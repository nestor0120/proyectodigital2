==> flow/design.v <==
module ram_bus #(
    parameter DEVICES = 2
  )(
    input clk,
    input rst,
    output reg [22:0] addr,
    output reg rw,
    output reg [31:0] data_in,
    input [31:0] data_out,
    input busy,
    output reg in_valid,
    input out_valid,
    input [23*DEVICES-1:0] bus_addr,
    input [DEVICES-1:0] bus_rw,
    input [32*DEVICES-1:0] bus_data_in,
    output reg [32*DEVICES-1:0] bus_data_out,
    output [DEVICES-1:0] bus_busy,
    input [DEVICES-1:0] bus_in_valid,
    output reg [DEVICES-1:0] bus_out_valid,
    output [DEVICES-1:0] act
  );
  localparam STATE_SIZE = 1;
  localparam CMD = 0,
         READ = 1;
  reg [STATE_SIZE-1:0] state_d, state_q;
  reg [DEVICES-1:0] active_device_d, active_device_q;
  reg [22:0] bus_addr_d [DEVICES-1:0], bus_addr_q [DEVICES-1:0];
  reg [DEVICES-1:0] bus_rw_d, bus_rw_q;
  reg [31:0] bus_data_in_d [DEVICES-1:0], bus_data_in_q [DEVICES-1:0];
  reg [DEVICES-1:0] bus_busy_d, bus_busy_q;
  reg [22:0] bus_addr_r [DEVICES-1:0];
  reg [31:0] bus_data_in_r [DEVICES-1:0], bus_data_out_r [DEVICES-1:0];
  assign bus_busy = bus_busy_q;
  assign act = active_device_q;
  integer i;
  always @* begin
    addr = 23'dx;
    rw = 1'bx;
    data_in = 32'bx;
    in_valid = 1'b0;
    state_d = state_q;
    active_device_d = active_device_q;
    bus_rw_d = bus_rw_q;
    bus_busy_d = bus_busy_q;
    for (i = DEVICES-1; i >= 0; i=i-1) begin
      bus_addr_r[i] = bus_addr[i*23+:23];
      bus_data_in_r[i] = bus_data_in[i*32+:32];
      bus_data_out[i*32+:32] = bus_data_out_r[i];
      bus_data_out_r[i] = 32'bx;
      bus_out_valid[i] = 1'b0;
      bus_addr_d[i] = bus_addr_q[i];
      bus_data_in_d[i] = bus_data_in_q[i];
      if (!bus_busy_q[i] && bus_in_valid[i]) begin
        bus_busy_d[i] = 1'b1;
        bus_addr_d[i] = bus_addr_r[i];
        bus_data_in_d[i] = bus_data_in_r[i];
        bus_rw_d[i] = bus_rw[i];
      end
    end
    for (i = DEVICES-1; i >= 0; i=i-1) begin
      if (!(|active_device_q)) begin
        if (bus_busy_q[i]) begin
          active_device_d = 1'd0;
          active_device_d[i] = 1'b1;
        end
      end
    end
    for (i = DEVICES-1; i >= 0; i=i-1) begin
      if (active_device_q[i] || active_device_d[i]) begin
        case (state_q)
          CMD: begin
            if (!busy) begin
              in_valid = 1'b1;
              addr = bus_addr_q[i];
              rw = bus_rw_q[i];
              data_in = bus_data_in_q[i];
              bus_busy_d[i] = 1'b0;
              if (!bus_rw_q[i]) begin
                state_d = READ;
              end else begin
                active_device_d = 1'd0;
              end
            end
          end
          READ: begin
            if (out_valid) begin
              bus_data_out_r[i] = data_out;
              bus_out_valid[i] = 1'b1;
              active_device_d = 1'b0;
              state_d = CMD;
            end
          end
          default: state_d = CMD;
        endcase
      end
    end
  end
  always @(posedge clk) begin
    if (rst) begin
      state_q <= CMD;
      bus_busy_q <= 1'b0;
      active_device_q <= 1'b0;
    end else begin
      state_q <= state_d;
      bus_busy_q <= bus_busy_d;
      active_device_q <= active_device_d;
    end
    for (i = 0; i < DEVICES; i=i+1) begin
      bus_addr_q[i] <= bus_addr_d[i];
      bus_data_in_q[i] <= bus_data_in_d[i];
    end
    bus_rw_q <= bus_rw_d;
  end
endmodule
Step by step through the tools: ram_bus --
Tool output for the design above, in the order of the flow. Lines are those of the file above, counted from 1. Cell names lack the library's common part. Not given: n/a
Set-up: design top ram_bus, clock port clk, cell library sky130hd, corner tt_025C_1v80

After elaboration --
Counts by Yosys on the flattened word-level netlist (proc, flatten, opt, wreduce). Print and check cells are left out. Cells with the same type and inputs are merged into one.
Word-level totals: register bits 117, elaborated cells 83, input bits 150
Cells by class: reduce/logical cells 7, mux-type cells 66, bitwise operators 1
Operators by type and width (count):
- two-way mux 32 bit | 9
- two-way mux 23 bit | 5
- case mux 32 bit (select 2 bit) | 1
- case mux 23 bit (select 2 bit) | 1
- two-way mux 1 bit | 30
- two-way mux 2 bit | 10
- case mux 1 bit (select 2 bit) | 8
- case mux 2 bit (select 2 bit) | 2
- logical AND 1 bit | 2
- logical OR 1 bit | 2
- zero test 1 bit | 2
- OR reduction 2 bit | 1
- inverter 1 bit | 1

Logic depth --
Yosys ltp: most cells in a row. Word level: on the elaborated netlist, between registers, memories and ports. Mapped: between sequential cells and ports; inverters and the memories' decode and read muxes count.
Depth: depth in word-level cells 12, ABC_AREA 0, mapped depth 5, gate-level depth less buffers 4

Synthesis result --
Source: synth_stat.txt of the flow (Yosys; design flattened, memories mapped). It holds for the ABC_AREA given above (unset counts as 0); a run with the other value may have another netlist.
Synthesis totals: mapped flip-flops 117, standard cells after synthesis 275, synthesis area 0.0049823 sq mm, buffer cells 70
Cell types:
- edfxtp_1 | count 112, total area 3.36E+03 sq um
- mux2_4 | count 40, total area 600.576 sq um
- buf_4 | count 64, total area 480.461 sq um
- mux2_2 | count 11, total area 123.869 sq um
- dfxtp_1 | count 5, total area 100.096 sq um
- buf_6 | count 5, total area 56.304 sq um
- mux2_1 | count 5, total area 56.304 sq um
- nor2_1 | count 6, total area 22.522 sq um
- nor3_1 | count 4, total area 20.019 sq um
- nand2_1 | count 5, total area 18.768 sq um
- nor2b_4 | count 1, total area 13.763 sq um
- a211oi_2 | count 1, total area 12.512 sq um
- nor4_1 | count 2, total area 12.512 sq um
- or4_4 | count 1, total area 11.261 sq um
- a21oi_1 | count 2, total area 10.01 sq um
- a21oi_2 | count 1, total area 8.758 sq um
- and2b_2 | count 1, total area 8.758 sq um
- nor2b_2 | count 1, total area 8.758 sq um
Other cell types: 8; their cells: 8.

Path before layout --
Path of least setup slack by OpenSTA after synthesis, without wires, with an ideal clock, recovery checks aside; 20% of the period is set as input and as output delay. Where synthesis merged equal registers, the netlist keeps one of their names.
Timing path post-synthesis: kind input-to-reg, start in bus_in_valid[0], end reg bus_addr_q[0][0], path buffers 0, arrival 3.255 ns, setup slack 0.179 ns, delay of the path 2.949 ns, clock period 3.91 ns, driving pins on the path 1, synthesis period reached 3.731 ns
"delay of the path" = arrival - input delay + setup time. "driving pins on the path": output pins that drive a net of the path, with the launching flip-flop's if there is one; two outputs of one cell count as two. "synthesis period reached" is the clock period less the worst setup slack; recovery checks do not enter. This is arithmetic on one report: input and output delays are still those of the set period (20% each). The rows between start and end are the longest chain of elaborated cells between them; the timing report does not say that the signal goes this way. Where chains are equally long, one stands for them. A line is the first line of the expression or statement that the cell stems from. Yosys adds cells for indexed reads and writes and turns some case tables into memories.
Between the ends, post-synthesis: path through nor2b_1, cells in the longest elaborated chain 1, elaborated cells between the ends (all ways) 1, source lines of those cells 1, classes of those cells reduce/logical: 1
RTL lines, path post-synthesis:
- start, declared | RTL line 18 | input [DEVICES-1:0] bus_in_valid,
- logical AND 1 bit | RTL line 53 | if (!bus_busy_q[i] && bus_in_valid[i]) begin
- end, assigned | RTL line 109 | bus_addr_q[i] <= bus_addr_d[i];
- end, declared | RTL line 27 | reg [22:0] bus_addr_d [DEVICES-1:0], bus_addr_q [DEVICES-1:0];

Worst path after layout --
Path of least setup slack in the final report of stored run 2 (OpenROAD, finished layout, wires in). Where an end is a register, its clock arrival counts in the times.
Timing path after layout: kind input-to-output, start in busy, end out data_in[10], clock period 4.98 ns, path buffers 3, arrival 3.32 ns, output delay 1.00 ns, driving pins on the path 6, setup slack 0.66 ns
The rows between start and end are the longest chain of elaborated cells between them; the timing report does not say that the signal goes this way. Where chains are equally long, one stands for them.
Between the ends, after layout: path through clkdlybuf4s50_1 -> nor2_1 -> o21ai_4 -> buf_4 -> mux2_2 -> clkdlybuf4s50_1, cells in the longest elaborated chain 6, elaborated cells between the ends (all ways) 10, source lines of those cells 3, classes of those cells mux: 9; reduce/logical: 1
RTL lines, path after layout:
- start, declared | RTL line 10 | input busy,
- two-way mux 32 bit | RTL line 72 | if (!busy) begin
- two-way mux 32 bit | RTL line 70 | case (state_q)
- two-way mux 32 bit | RTL line 69 | if (active_device_q[i] || active_device_d[i]) begin
- two-way mux 32 bit | RTL line 72
- case mux 32 bit (select 2 bit) | RTL line 70
- two-way mux 32 bit | RTL line 69
- end, declared | RTL line 8 | output reg [31:0] data_in,

Wiki page: ram_bus / flow data

2 stored runs of ram_bus in the flow (synthesis by Yosys, layout by OpenROAD, sky130hd cells), in arbitrary order. Constraints: input delay and output delay 20% of the set period each, output load 0.01 pF.
"period reached" means the clock period less the worst setup slack. The figure is calculated, with input and output delays left at 20% of the set period.
"critical setup path time" is the time allowed to the run's worst setup path (the clock period less input and output delay, where it has them) less its slack. Clock arrival times count: a late capture clock shortens it, a late launch clock lengthens it.
"total power of the final layout": no workload was simulated; the value follows from the tool's default switching activity.

* Stored run 1 | settings: period_ns 2.47; CORE_UTILIZATION 57; PLACE_DENSITY_LB_ADDON 0.16; HOLD_SLACK_MARGIN 0.17; GPL_TIMING_DRIVEN 0; MAX_ROUTING_LAYER met5; CAP_MARGIN 20; CORE_MARGIN 2; SLEW_MARGIN 20 | no results, clock tree synthesis failed with DPL-0038
* Stored run 2 | settings: period_ns 4.98; CORE_UTILIZATION 37; PLACE_DENSITY_LB_ADDON 0.01; CORE_ASPECT_RATIO 1.85; CORE_MARGIN 10; TNS_END_PERCENT 80; GPL_ROUTABILITY_DRIVEN 1; MAX_ROUTING_LAYER met5; CAP_MARGIN 20; SLEW_MARGIN 20 | results: period reached 4.321 ns; final design utilization 0.538; total negative slack 0.000 ns; area of the synthesized netlist 0.0049823 sq mm; area inside the die boundary 0.0187287 sq mm; critical setup path time 2.33 ns; worst setup path kind input-to-output; setup slack of the critical path 0.659 ns; total power of the final layout 2.777 mW; worst hold slack after layout 0.508 ns
