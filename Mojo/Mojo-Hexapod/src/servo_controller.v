==> flow/design.v <==
module counter #(parameter CTR_LEN = 16)(
    input clk,
    input rst,
    output [CTR_LEN-1:0] ctr
);
reg[CTR_LEN-1:0] ctr_d, ctr_q;
assign ctr = ctr_q;
always @(*) begin
    ctr_d = ctr_q + 1'b1;
end
always @(posedge clk) begin
    if (rst) begin
        ctr_q <= 1'b0;
    end else begin
        ctr_q <= ctr_d;
    end
end
endmodule
module servo #(
		parameter OFFSET = 660,
		parameter CTR_LEN = 21
	)(
		input clk,
		input rst,
		input [CTR_LEN-1:0] ctr,
		input [15:0] position,
		input update,
		output pwm
	);
	reg pwm_d, pwm_q;
	reg [15:0] buf_d, buf_q = 16'd32768;
	reg [15:0] position_d, position_q = 16'd32768;
	assign pwm = pwm_q;
	always @(*) begin
		position_d = position_q;
		buf_d = buf_q;
		if (update)
			buf_d = position;
		if (&ctr)
			position_d = buf_q;
		if (position_q + (OFFSET << 6) > ctr[CTR_LEN-1:CTR_LEN-20])
			pwm_d = 1'b1;
		else
			pwm_d = 1'b0;
	end
	always @(posedge clk) begin
		pwm_q <= pwm_d;
		position_q <= position_d;
		if (rst)
			buf_q <= 16'd32768;
		else
			buf_q <= buf_d;
	end
endmodule
module servo_controller (
        input clk,
        input rst,
        input [4:0] select,
        input [15:0] position,
        input in_valid,
        output [23:0] pwm
    );
    wire [20:0] ctr;
    reg [23:0] update;
    wire [15:0] u_position = {~position[15], position[14:0]};
    counter #(.CTR_LEN(21)) servo_counter (
        .clk(clk),
        .rst(rst),
        .ctr(ctr));
    always @(*) begin
        update = 24'b0;
        if (in_valid) begin
            update[select] = 1'b1;
        end
    end
    servo #(.OFFSET(629)) s1   (.clk(clk), .rst(rst), .ctr(ctr), .position(u_position), .update(update[0]),  .pwm(pwm[0]));
    servo #(.OFFSET(676)) s2   (.clk(clk), .rst(rst), .ctr(ctr), .position(u_position), .update(update[1]),  .pwm(pwm[1]));
    servo #(.OFFSET(668)) s3   (.clk(clk), .rst(rst), .ctr(ctr), .position(u_position), .update(update[2]),  .pwm(pwm[2]));
    servo #(.OFFSET(660)) s4   (.clk(clk), .rst(rst), .ctr(ctr), .position(u_position), .update(update[3]),  .pwm(pwm[3]));
    servo #(.OFFSET(660)) s5   (.clk(clk), .rst(rst), .ctr(ctr), .position(u_position), .update(update[4]),  .pwm(pwm[4]));
    servo #(.OFFSET(640)) s6   (.clk(clk), .rst(rst), .ctr(ctr), .position(u_position), .update(update[5]),  .pwm(pwm[5]));
    servo #(.OFFSET(613)) s7   (.clk(clk), .rst(rst), .ctr(ctr), .position(u_position), .update(update[6]),  .pwm(pwm[6]));
    servo #(.OFFSET(613)) s8   (.clk(clk), .rst(rst), .ctr(ctr), .position(u_position), .update(update[7]),  .pwm(pwm[7]));
    servo #(.OFFSET(644)) s9   (.clk(clk), .rst(rst), .ctr(ctr), .position(u_position), .update(update[8]),  .pwm(pwm[8]));
    servo #(.OFFSET(644)) s10  (.clk(clk), .rst(rst), .ctr(ctr), .position(u_position), .update(update[9]),  .pwm(pwm[9]));
    servo #(.OFFSET(636)) s11  (.clk(clk), .rst(rst), .ctr(ctr), .position(u_position), .update(update[10]), .pwm(pwm[10]));
    servo #(.OFFSET(644)) s12  (.clk(clk), .rst(rst), .ctr(ctr), .position(u_position), .update(update[11]), .pwm(pwm[11]));
    servo #(.OFFSET(652)) s13  (.clk(clk), .rst(rst), .ctr(ctr), .position(u_position), .update(update[12]), .pwm(pwm[12]));
    servo #(.OFFSET(652)) s14  (.clk(clk), .rst(rst), .ctr(ctr), .position(u_position), .update(update[13]), .pwm(pwm[13]));
    servo #(.OFFSET(621)) s15  (.clk(clk), .rst(rst), .ctr(ctr), .position(u_position), .update(update[14]), .pwm(pwm[14]));
    servo #(.OFFSET(660)) s16  (.clk(clk), .rst(rst), .ctr(ctr), .position(u_position), .update(update[15]), .pwm(pwm[15]));
    servo #(.OFFSET(660)) s17  (.clk(clk), .rst(rst), .ctr(ctr), .position(u_position), .update(update[16]), .pwm(pwm[16]));
    servo #(.OFFSET(715)) s18  (.clk(clk), .rst(rst), .ctr(ctr), .position(u_position), .update(update[17]), .pwm(pwm[17]));
    servo #(.OFFSET(624)) s19  (.clk(clk), .rst(rst), .ctr(ctr), .position(u_position), .update(update[18]), .pwm(pwm[18]));
    servo #(.OFFSET(605)) s20  (.clk(clk), .rst(rst), .ctr(ctr), .position(u_position), .update(update[19]), .pwm(pwm[19]));
    servo #(.OFFSET(676)) s21  (.clk(clk), .rst(rst), .ctr(ctr), .position(u_position), .update(update[20]), .pwm(pwm[20]));
    servo #(.OFFSET(711)) s22  (.clk(clk), .rst(rst), .ctr(ctr), .position(u_position), .update(update[21]), .pwm(pwm[21]));
    servo #(.OFFSET(668)) s23  (.clk(clk), .rst(rst), .ctr(ctr), .position(u_position), .update(update[22]), .pwm(pwm[22]));
    servo #(.OFFSET(676)) s24  (.clk(clk), .rst(rst), .ctr(ctr), .position(u_position), .update(update[23]), .pwm(pwm[23]));
endmodule
# Reports on servo_controller

The steps from the RTL of servo_controller to its reports follow in flow order.
Lines are those of the file above, counted from 1.
Operators carry their Yosys type and port widths (W data, S select, Z words).
The mark - stands for no value.

Top module: servo_controller
Clock port: clk
Standard-cell library: sky130hd
Corner: tt_025C_1v80

# After elaboration

Source: Yosys, flattened and elaborated, memories not mapped. Widths are those after wreduce; folded enables and synchronous resets count as part of the registers. Registers that Yosys merges into a memory's read port (data or address) are not register bits. Print and check cells do not count. Equal cells are merged and count once.

Muxes and demuxes: 25
Multipliers: 0
Equality and inequality tests: 0
Reduce/logical cells: 1
$add $sub $neg: 26
Divide/modulo/power cells: 0
Shifts and indexed selects: 1
Order comparisons: 24
Bitwise gates (word level): 1

Operators by type and width:

| cell                     | number |
| $gt A32 B20 Y1           | 24 |
| $add A16 B16 Y17 const B | 24 |
| $shift A1 B6 Y24 const A | 1 |
| $mux W24                 | 1 |
| $mux W1                  | 24 |
| $add A21 B1 Y21 const B  | 1 |
| $reduce_and A21 Y1       | 1 |
| $neg A5 Y6               | 1 |
| $not A1 Y1               | 1 |

Memories kept: 0
Output and inout bits: 24
Bits in read-only memories: 0
Memory bits (writable): 0
Input bits: 24
Register bits: 813
Clocked read ports x word width: 0
Bits in latches: 0

# Depth

Yosys ltp: most cells in a row. Word level: on the elaborated netlist, between registers, memories and ports. Mapped: between sequential cells and ports; inverters and the memories' decode and read muxes count.

Word-level depth: 3
ABC_AREA: 1
Gate-level depth with buffers: 17

# After synthesis

The flow's flattened synthesis, as Yosys stat reports it; memories are mapped. The netlist is that of the ABC_AREA named above (0 if unset); the other value can give another one.

Flip-flop cells: 813
Sequential part of the area: 20119.3 sq um
Cell area after synthesis: 39998.4 sq um
Cells in the netlist: 4547

Cells by type:

| cell type                 | number | area in all (sq um) |
| sky130_fd_sc_hd__edfxtp_1 | 384    | 1.15E+04 |
| sky130_fd_sc_hd__dfxtp_1  | 429    | 8.59E+03 |
| sky130_fd_sc_hd__ha_1     | 437    | 5.47E+03 |
| sky130_fd_sc_hd__nand2_1  | 966    | 3.63E+03 |
| sky130_fd_sc_hd__nor2_1   | 868    | 3.26E+03 |
| sky130_fd_sc_hd__o21ai_0  | 299    | 1.5E+03 |
| sky130_fd_sc_hd__inv_1    | 392    | 1.47E+03 |
| sky130_fd_sc_hd__a21oi_1  | 229    | 1.15E+03 |
| sky130_fd_sc_hd__xor2_1   | 95     | 832.048 |
| sky130_fd_sc_hd__nand3_1  | 117    | 585.562 |
| sky130_fd_sc_hd__xnor2_1  | 42     | 367.853 |
| sky130_fd_sc_hd__a21o_1   | 37     | 277.766 |
| sky130_fd_sc_hd__clkbuf_1 | 71     | 266.506 |
| sky130_fd_sc_hd__buf_4    | 31     | 232.723 |
| sky130_fd_sc_hd__nor3_1   | 35     | 175.168 |
| sky130_fd_sc_hd__nand4_1  | 27     | 168.912 |
| sky130_fd_sc_hd__buf_2    | 33     | 165.158 |
| sky130_fd_sc_hd__buf_1    | 14     | 52.55 |

Other cell types: 15; their cells: 41.

# Path before layout

Source: OpenSTA report_checks on the synthesized netlist (no wires, ideal clock, input and output delay 20% of the period each), path of least setup slack; recovery checks are left aside. Register names are those of the netlist, which keeps one name where synthesis merged equal registers.

Path type: register to register
Start point: reg servo_counter.ctr_q[1]
End point: reg s1.position_q[0]
Data arrival time: 27.672 ns
Stages on the path: 8
Setup time: 1.602 ns
Slack: -13.474 ns
Time at the first pin: 0.000 ns
Delay of the path: 29.274 ns
Data required time: 14.198 ns
Period: 15.8 ns
Synthesis period reached: 29.274 ns

"delay of the path" = arrival - input delay + setup time.
"stages on the path" counts driving pins, that of a launching flip-flop among them; a cell with two outputs on the path counts twice.
"synthesis period reached" = period - worst setup slack (recovery checks aside). The figure is calculated, with input and output delays left at 20% of the set period.
The rows between start and end are the longest chain of elaborated cells between them; the timing report does not say that the signal goes this way. Where chains are equally long, one stands for them.
Each line given opens the expression or statement behind the cell; cells for indexed reads and writes are added by Yosys, which also makes memories of some case tables.

Path through: sky130_fd_sc_hd__dfxtp_1 -> sky130_fd_sc_hd__ha_1 -> sky130_fd_sc_hd__nand2_1 -> sky130_fd_sc_hd__nor3_1 -> sky130_fd_sc_hd__nand2_1 -> sky130_fd_sc_hd__nor2_1 -> sky130_fd_sc_hd__nand4_1 -> sky130_fd_sc_hd__nor3_1
Length of the longest elaborated chain: 1
Elaborated cells between the ends (all ways): 1
RTL lines with such cells: 1
Classes of those cells: 1 x reduce/logical

Ends and longest elaborated chain, after synthesis:

| what               | line | text |
| start: declaration | 6    | `reg[CTR_LEN-1:0] ctr_d, ctr_q;` |
| start: assignment  | 13   | `ctr_q <= 1'b0;` |
| start: assignment  | 15   | `ctr_q <= ctr_d;` |
| $reduce_and A21 Y1 | 39   | `if (&ctr)` |
| end: assignment    | 48   | `position_q <= position_d;` |
| end: declaration   | 32   | `reg [15:0] position_d, position_q = 16'd32768;` |

# Timing after layout

From the final timing report of stored run 2: the path of least setup slack in the routed layout; clock arrival at registers is part of the times.

Path type: input to register
Start point: in select[0]
End point: reg s21.buf_q[3]
Setup time: 0.06 ns
Period: 17.9 ns
Data arrival time: 7.10 ns
Data required time: 18.51 ns
Time at the first pin: 3.58 ns
Input delay: 3.58 ns
Slack: 11.41 ns
Stages on the path: 10

The rows between start and end are the longest chain of elaborated cells between them; the timing report does not say that the signal goes this way. Where chains are equally long, one stands for them.

Path through: sky130_fd_sc_hd__clkdlybuf4s50_1 -> sky130_fd_sc_hd__inv_1 -> sky130_fd_sc_hd__ha_1 -> sky130_fd_sc_hd__xnor2_1 -> sky130_fd_sc_hd__nand3_1 -> sky130_fd_sc_hd__nor2_1 -> sky130_fd_sc_hd__nand2_1 -> sky130_fd_sc_hd__inv_2 -> sky130_fd_sc_hd__nor2_1 -> sky130_fd_sc_hd__nor2_1
Length of the longest elaborated chain: 3
Elaborated cells between the ends (all ways): 3
RTL lines with such cells: 2
Classes of those cells: 1 x add/sub; 1 x shift; 1 x mux

Ends and longest elaborated chain, post-layout:

| what               | line | text |
| start: declaration | 58   | `input [4:0] select,` |
| $neg A5 Y6         | 73   | `update[select] = 1'b1;` |
| $shift A1 B6 Y24   | 73   |  |
| $mux W24           | 72   | `if (in_valid) begin` |
| end: assignment    | 50   | `buf_q <= 16'd32768;` |
| end: assignment    | 52   | `buf_q <= buf_d;` |
| end: declaration   | 31   | `reg [15:0] buf_d, buf_q = 16'd32768;` |

Subject: servo_controller on sky130hd, stored results

Hello all,

Measured results for servo_controller: 2 stored runs of the Yosys and OpenROAD flow on sky130hd. The settings differ; the order carries no meaning. The constraints put input and output delay at 20% of the set period each and load the outputs with 0.01 pF.
"clock period reached": clock period set for the run, less the worst setup slack. It is reckoned from that one timing run; input and output delays stay at 20% of the period that was set.
"time used up by the worst setup path" means the part of the period allowed to the worst setup path (the constraints hold back 20% at inputs and 20% at outputs) less its slack; where the path has registers, the arrival times of their clocks count too.
"total design power" rests on the timing tool's default activity at the inputs, not on a simulated workload.
A setting shown as n/a is not set for that run.
Among the results, n/a means that no value is shown for the run.

| name                                                      | stored run 1 | stored run 2      |
| period_ns                                                 | 13.2         | 17.9              |
| CORE_UTILIZATION                                          | 57           | 35                |
| SETUP_SLACK_MARGIN                                        | 0.24         | n/a               |
| PLACE_DENSITY_LB_ADDON                                    | 0.11         | 0.11              |
| CELL_PAD_IN_SITES_DETAIL_PLACEMENT                        | 2            | n/a               |
| TNS_END_PERCENT                                           | 25           | n/a               |
| GPL_ROUTABILITY_DRIVEN                                    | 1            | n/a               |
| CTS_CLUSTER_SIZE                                          | 98           | n/a               |
| MAX_ROUTING_LAYER                                         | met5         | n/a               |
| CAP_MARGIN                                                | 20           | 20                |
| CORE_MARGIN                                               | 2            | 2                 |
| SLEW_MARGIN                                               | 20           | 25                |
| CELL_PAD_IN_SITES_GLOBAL_PLACEMENT                        | n/a          | 2                 |
| ABC_AREA                                                  | n/a          | 1                 |
| CTS_CLUSTER_DIAMETER                                      | n/a          | 187               |
| area of the standard cells in the finished layout (sq um) | n/a          | 45160.8           |
| post-route worst hold slack (ns)                          | n/a          | 0.424             |
| sum of negative setup slack (ns)                          | n/a          | 0.000             |
| time used up by the worst setup path (ns)                 | n/a          | 2.91              |
| kind of the worst setup path                              | n/a          | input to register |
| utilization in the final report                           | n/a          | 0.397             |
| total design power (W)                                    | n/a          | 0.004044          |
| full die area (sq um)                                     | n/a          | 117002.0          |
| clock period reached (ns)                                 | n/a          | 6.491             |
| chip area after synthesis (Yosys) (sq um)                 | n/a          | 39998.4           |
| setup slack of the worst path (ns)                        | n/a          | 11.409            |

Stored run 1: no final report: clock tree synthesis broke off with DPL-0033

Thanks
